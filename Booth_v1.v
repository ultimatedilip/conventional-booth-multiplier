==> flow/design.v <==
`timescale 1ns / 1ps
module Booth_v1 #(parameter WIDTH=32)(clk, start, multiplier, multiplicand, product, done);
    input clk, start;                                
    input [WIDTH-1:0] multiplier, multiplicand;      
    output [2*WIDTH-1:0] product;                    
    output done;                                     
    reg [2*WIDTH-1:0] product;                       
    reg done;                                       
    reg [2:0] state;                                 
    reg [4:0] count;                                 
    reg [WIDTH-1:0] A, Q, M;                         
    reg Q_1;                                         
    parameter IDLE = 3'b000;                         
    parameter INITIALIZE = 3'b001;                   
    parameter OPERATION = 3'b010;                    
    parameter ADD = 3'b011;                          
    parameter SUBTRACT = 3'b100;                     
    parameter SHIFT_RIGHT = 3'b101;                  
    parameter DONE = 3'b110;                         
    always @( posedge clk)
        begin
            case (state)  
            IDLE:
                if (start) state <= INITIALIZE;
                else state <= IDLE;
            INITIALIZE:
                begin
                    done = 0;
                    A = 0; 
                    Q_1 = 0;  
                    count = WIDTH;
                    M = multiplicand;
                    Q = multiplier;
                    state = OPERATION;
                end 
            OPERATION:
                begin 
                    case ({Q[0],Q_1})
                    2'b01: 
                        state = ADD;
                    2'b10: 
                        state = SUBTRACT;
                    2'b00,2'b11:
                        state = SHIFT_RIGHT;
                    endcase
                end 
            ADD: 
                begin
                    A = A + M;
                    state = SHIFT_RIGHT;
                end
            SUBTRACT: 
                begin 
                    A = A - M;
                    state = SHIFT_RIGHT;
                end
            SHIFT_RIGHT: 
                begin
                    {A,Q,Q_1} = {A[WIDTH-1],A,Q};   
                    count = count - 1;
                    if (count == 0) 
                        state = DONE; 
                    else
                       state= OPERATION;
                end
            DONE:
                done = 1;
            default: state = IDLE;
            endcase
            product = {A, Q};  
        end
endmodule 
Tool chain data of Booth_v1. Tool output for the design above, in the order of the flow. Lines are those of the file above, counted from 1. A cell with - has no value.

Top: Booth_v1. Clock port: clk. Library: sky130hd. Timing corner: tt_025C_1v80.

Word-level counts. Yosys after proc, flatten, opt, wreduce and memory -nomap, before mapping. Memory bits, and registers merged into a memory's read port (data or address), are not among the register bits. Print and check cells are not counted. Equal cells are merged and count once.

For input bits the number is 66. The entry for bits in registers reads 170. For word-level cells the number is 36.

The entry for equal/unequal tests reads 9. Add/sub/neg operators: 3. Under mux-type cells stands 9. The figure for reduce/logical cells is 7.

Operators by type and width (number): 32-bit case mux with 4-bit select (1); 32-bit case mux with 2-bit select (1); 32-bit adder (1); 32-bit subtractor (1); 3-bit case mux with 6-bit select (1); 5-bit case mux with 2-bit select (1); 3-bit == test (second input constant) (3); 3-bit case mux with 3-bit select (1); 3-bit by 2-bit == test with 1-bit output (second input constant) (2); 5-bit by 1-bit subtractor with 5-bit output (second input constant) (1); 5-bit zero test (1); 2-bit == test (second input constant) (2); 2-bit nonzero test (2); 2-bit OR reduction (2); 1-bit case mux with 2-bit select (2); 3-bit by 1-bit == test with 1-bit output (second input constant) (1); 3-bit zero test (1); 3-bit two-way mux (1); 2-bit by 1-bit == test with 1-bit output (second input constant) (1); 2-bit zero test (1); 1-bit two-way mux (1).

Logic depth. Depth = most cells in a row (Yosys ltp): at word level without a register or memory, in the mapped netlist without a sequential cell, where the memories' decode and read muxes count.

Depth after elaboration: 4. Under ABC_AREA stands 0. The figure for gate-level depth with buffers is 17. Under gate-level depth less buffers stands 17.

Netlist. Yosys stat after the flow's synthesis: flattened, memories mapped to cells. It holds for the ABC_AREA given above (unset counts as 0); a run with the other value may have another netlist.

Cells by type: sky130_fd_sc_hd__edfxtp_1 (number 106, total area 3.18E+03 µm²); sky130_fd_sc_hd__ha_1 (number 34, total area 425.408 µm²); sky130_fd_sc_hd__mux2i_1 (number 32, total area 320.307 µm²); sky130_fd_sc_hd__xor2_1 (number 35, total area 306.544 µm²); sky130_fd_sc_hd__o21ai_0 (number 54, total area 270.259 µm²); sky130_fd_sc_hd__nor2_1 (number 63, total area 236.477 µm²); sky130_fd_sc_hd__nand2_1 (number 61, total area 228.97 µm²); sky130_fd_sc_hd__xnor2_1 (number 22, total area 192.685 µm²); sky130_fd_sc_hd__a21oi_1 (number 37, total area 185.178 µm²); sky130_fd_sc_hd__a21o_1 (number 13, total area 97.594 µm²); sky130_fd_sc_hd__clkbuf_1 (number 18, total area 67.565 µm²); sky130_fd_sc_hd__nand2b_1 (number 10, total area 62.56 µm²); sky130_fd_sc_hd__o211ai_1 (number 8, total area 60.058 µm²); sky130_fd_sc_hd__o31ai_1 (number 7, total area 52.55 µm²); sky130_fd_sc_hd__inv_1 (number 13, total area 48.797 µm²); sky130_fd_sc_hd__nor3_1 (number 9, total area 45.043 µm²); sky130_fd_sc_hd__nor2b_1 (number 7, total area 43.792 µm²); sky130_fd_sc_hd__or3_1 (number 7, total area 43.792 µm²).

Not listed: further types 41, cells in them 80.

The entry for buffer cells reads 22. For mapped cells the number is 616. Synthesis area: 6498.7 µm². The figure for area of sequential cells is 3183.1 µm². Under flip-flop cells stands 106.

Path before layout. Path of least setup slack by OpenSTA after synthesis, without wires, with an ideal clock, recovery checks aside; 20% of the period is set as input and as output delay. Where synthesis merged equal registers, the netlist keeps one of their names.

Kind: reg-to-reg. Start: register M[6]. End: register (name not given). Path slack: 4368 ps. The entry for library setup time reads 135 ps. The figure for arrival is 3857 ps. The figure for driving pins on the path is 16. Under path delay stands 3992 ps. Under period stands 8360 ps. Synthesis period reached: 3992 ps.

"path delay" is the arrival time less input delay plus setup time. "driving pins on the path": output pins that drive a net of the path, with the launching flip-flop's if there is one; two outputs of one cell count as two. "synthesis period reached" = period - worst setup slack (recovery checks aside). The figure is calculated, with input and output delays left at 20% of the set period.

Path through: sky130_fd_sc_hd__edfxtp_1 -> sky130_fd_sc_hd__or3_1 -> sky130_fd_sc_hd__nor4_1 -> sky130_fd_sc_hd__nand2b_1 -> sky130_fd_sc_hd__nor3_1 -> sky130_fd_sc_hd__nand2_1 -> sky130_fd_sc_hd__o31ai_1 -> sky130_fd_sc_hd__xor2_1 -> sky130_fd_sc_hd__ha_1 -> sky130_fd_sc_hd__and3_1 -> sky130_fd_sc_hd__nand2_1 -> sky130_fd_sc_hd__a2111oi_1 -> sky130_fd_sc_hd__o211ai_1 -> sky130_fd_sc_hd__and4_4 -> sky130_fd_sc_hd__or4_1 -> sky130_fd_sc_hd__nand3_1.

RTL lines, path post-synthesis: start: declaration (line 11) `reg [WIDTH-1:0] A, Q, M;`; start: assignment (line 32) `M = multiplicand;`.

No chain of elaborated cells between the ends is given.

Timing after layout. From the final timing report of run 1: the path of least setup slack in the routed layout; clock arrival at registers is part of the times. The path's times are printed in steps of 10 ps; the period is the one set.

Kind: reg-to-reg. Start: register M[7]. End: register (name not given). The figure for arrival is 4270 ps. The figure for driving pins on the path is 19. Under period stands 4180 ps. The entry for library setup time reads 130 ps. Path slack: 140 ps.

Path through: sky130_fd_sc_hd__edfxtp_1 -> sky130_fd_sc_hd__or3_4 -> sky130_fd_sc_hd__nor4_4 -> sky130_fd_sc_hd__buf_4 -> sky130_fd_sc_hd__nand2b_1 -> sky130_fd_sc_hd__nor3_2 -> sky130_fd_sc_hd__nand2_2 -> sky130_fd_sc_hd__o31ai_2 -> sky130_fd_sc_hd__xor2_1 -> sky130_fd_sc_hd__ha_1 -> sky130_fd_sc_hd__buf_4 -> sky130_fd_sc_hd__a21oi_2 -> sky130_fd_sc_hd__o21ai_1 -> sky130_fd_sc_hd__a31o_2 -> sky130_fd_sc_hd__o211ai_1 -> sky130_fd_sc_hd__buf_4 -> sky130_fd_sc_hd__a31oi_1 -> sky130_fd_sc_hd__or4_1 -> sky130_fd_sc_hd__nand3_1.

RTL lines, path after layout: start: declaration (line 11) `reg [WIDTH-1:0] A, Q, M;`; start: assignment (line 32) `M = multiplicand;`.

No chain of elaborated cells between the ends is given.

Record of 2 stored runs of the RTL-to-layout flow on Booth_v1, platform sky130hd. The runs are unordered. Constraints: input delay and output delay 20% of the set period each, output load 0.01 pF. "period achieved" means the clock period less the worst setup slack. The figure is calculated, with input and output delays left at 20% of the set period. "critical setup path time": the worst setup path's part of the clock period (all of it between registers, 20% less for each end at a port) less its slack. A launch clock that arrives late makes it longer, a capture clock that arrives late makes it shorter. "critical setup path time" is given in steps of 10 ps.

Run 1 has these settings: period_ns 4.18; CORE_UTILIZATION 43; CAP_MARGIN 20; CORE_MARGIN 2; SLEW_MARGIN 20. The measured netlist area reported by Yosys is 6498.7 µm². The die area comes to 16112.5 µm². For the area of the standard cells in the finished layout the run shows 8882.3 µm². For the utilization in the final report the run shows 60.7%. The setup slack of the worst path comes to 140 ps. The measured setup total negative slack is 0 ps. The lowest hold slack reads 597 ps. For the period achieved the run shows 4040 ps. The critical setup path time comes to 4040 ps. Critical path kind: reg-to-reg.

Run 2 has these settings: period_ns 3.78; CORE_UTILIZATION 57; SETUP_SLACK_MARGIN -0.15; PLACE_DENSITY 0.94; CORE_ASPECT_RATIO 0.54; GPL_TIMING_DRIVEN 0; GPL_ROUTABILITY_DRIVEN 0; CTS_CLUSTER_SIZE 88; MAX_ROUTING_LAYER met4; CAP_MARGIN 20; CORE_MARGIN 2; SLEW_MARGIN 20. The measured netlist area reported by Yosys is 6498.7 µm². The die area comes to 12312.4 µm². For the area of the standard cells in the finished layout the run shows 9415.3 µm². For the utilization in the final report the run shows 85.3%. The setup slack of the worst path comes to -986 ps. The measured setup total negative slack is -11540 ps. The lowest hold slack reads 628 ps. For the period achieved the run shows 4766 ps. The critical setup path time comes to 4770 ps. Critical path kind: reg-to-reg.
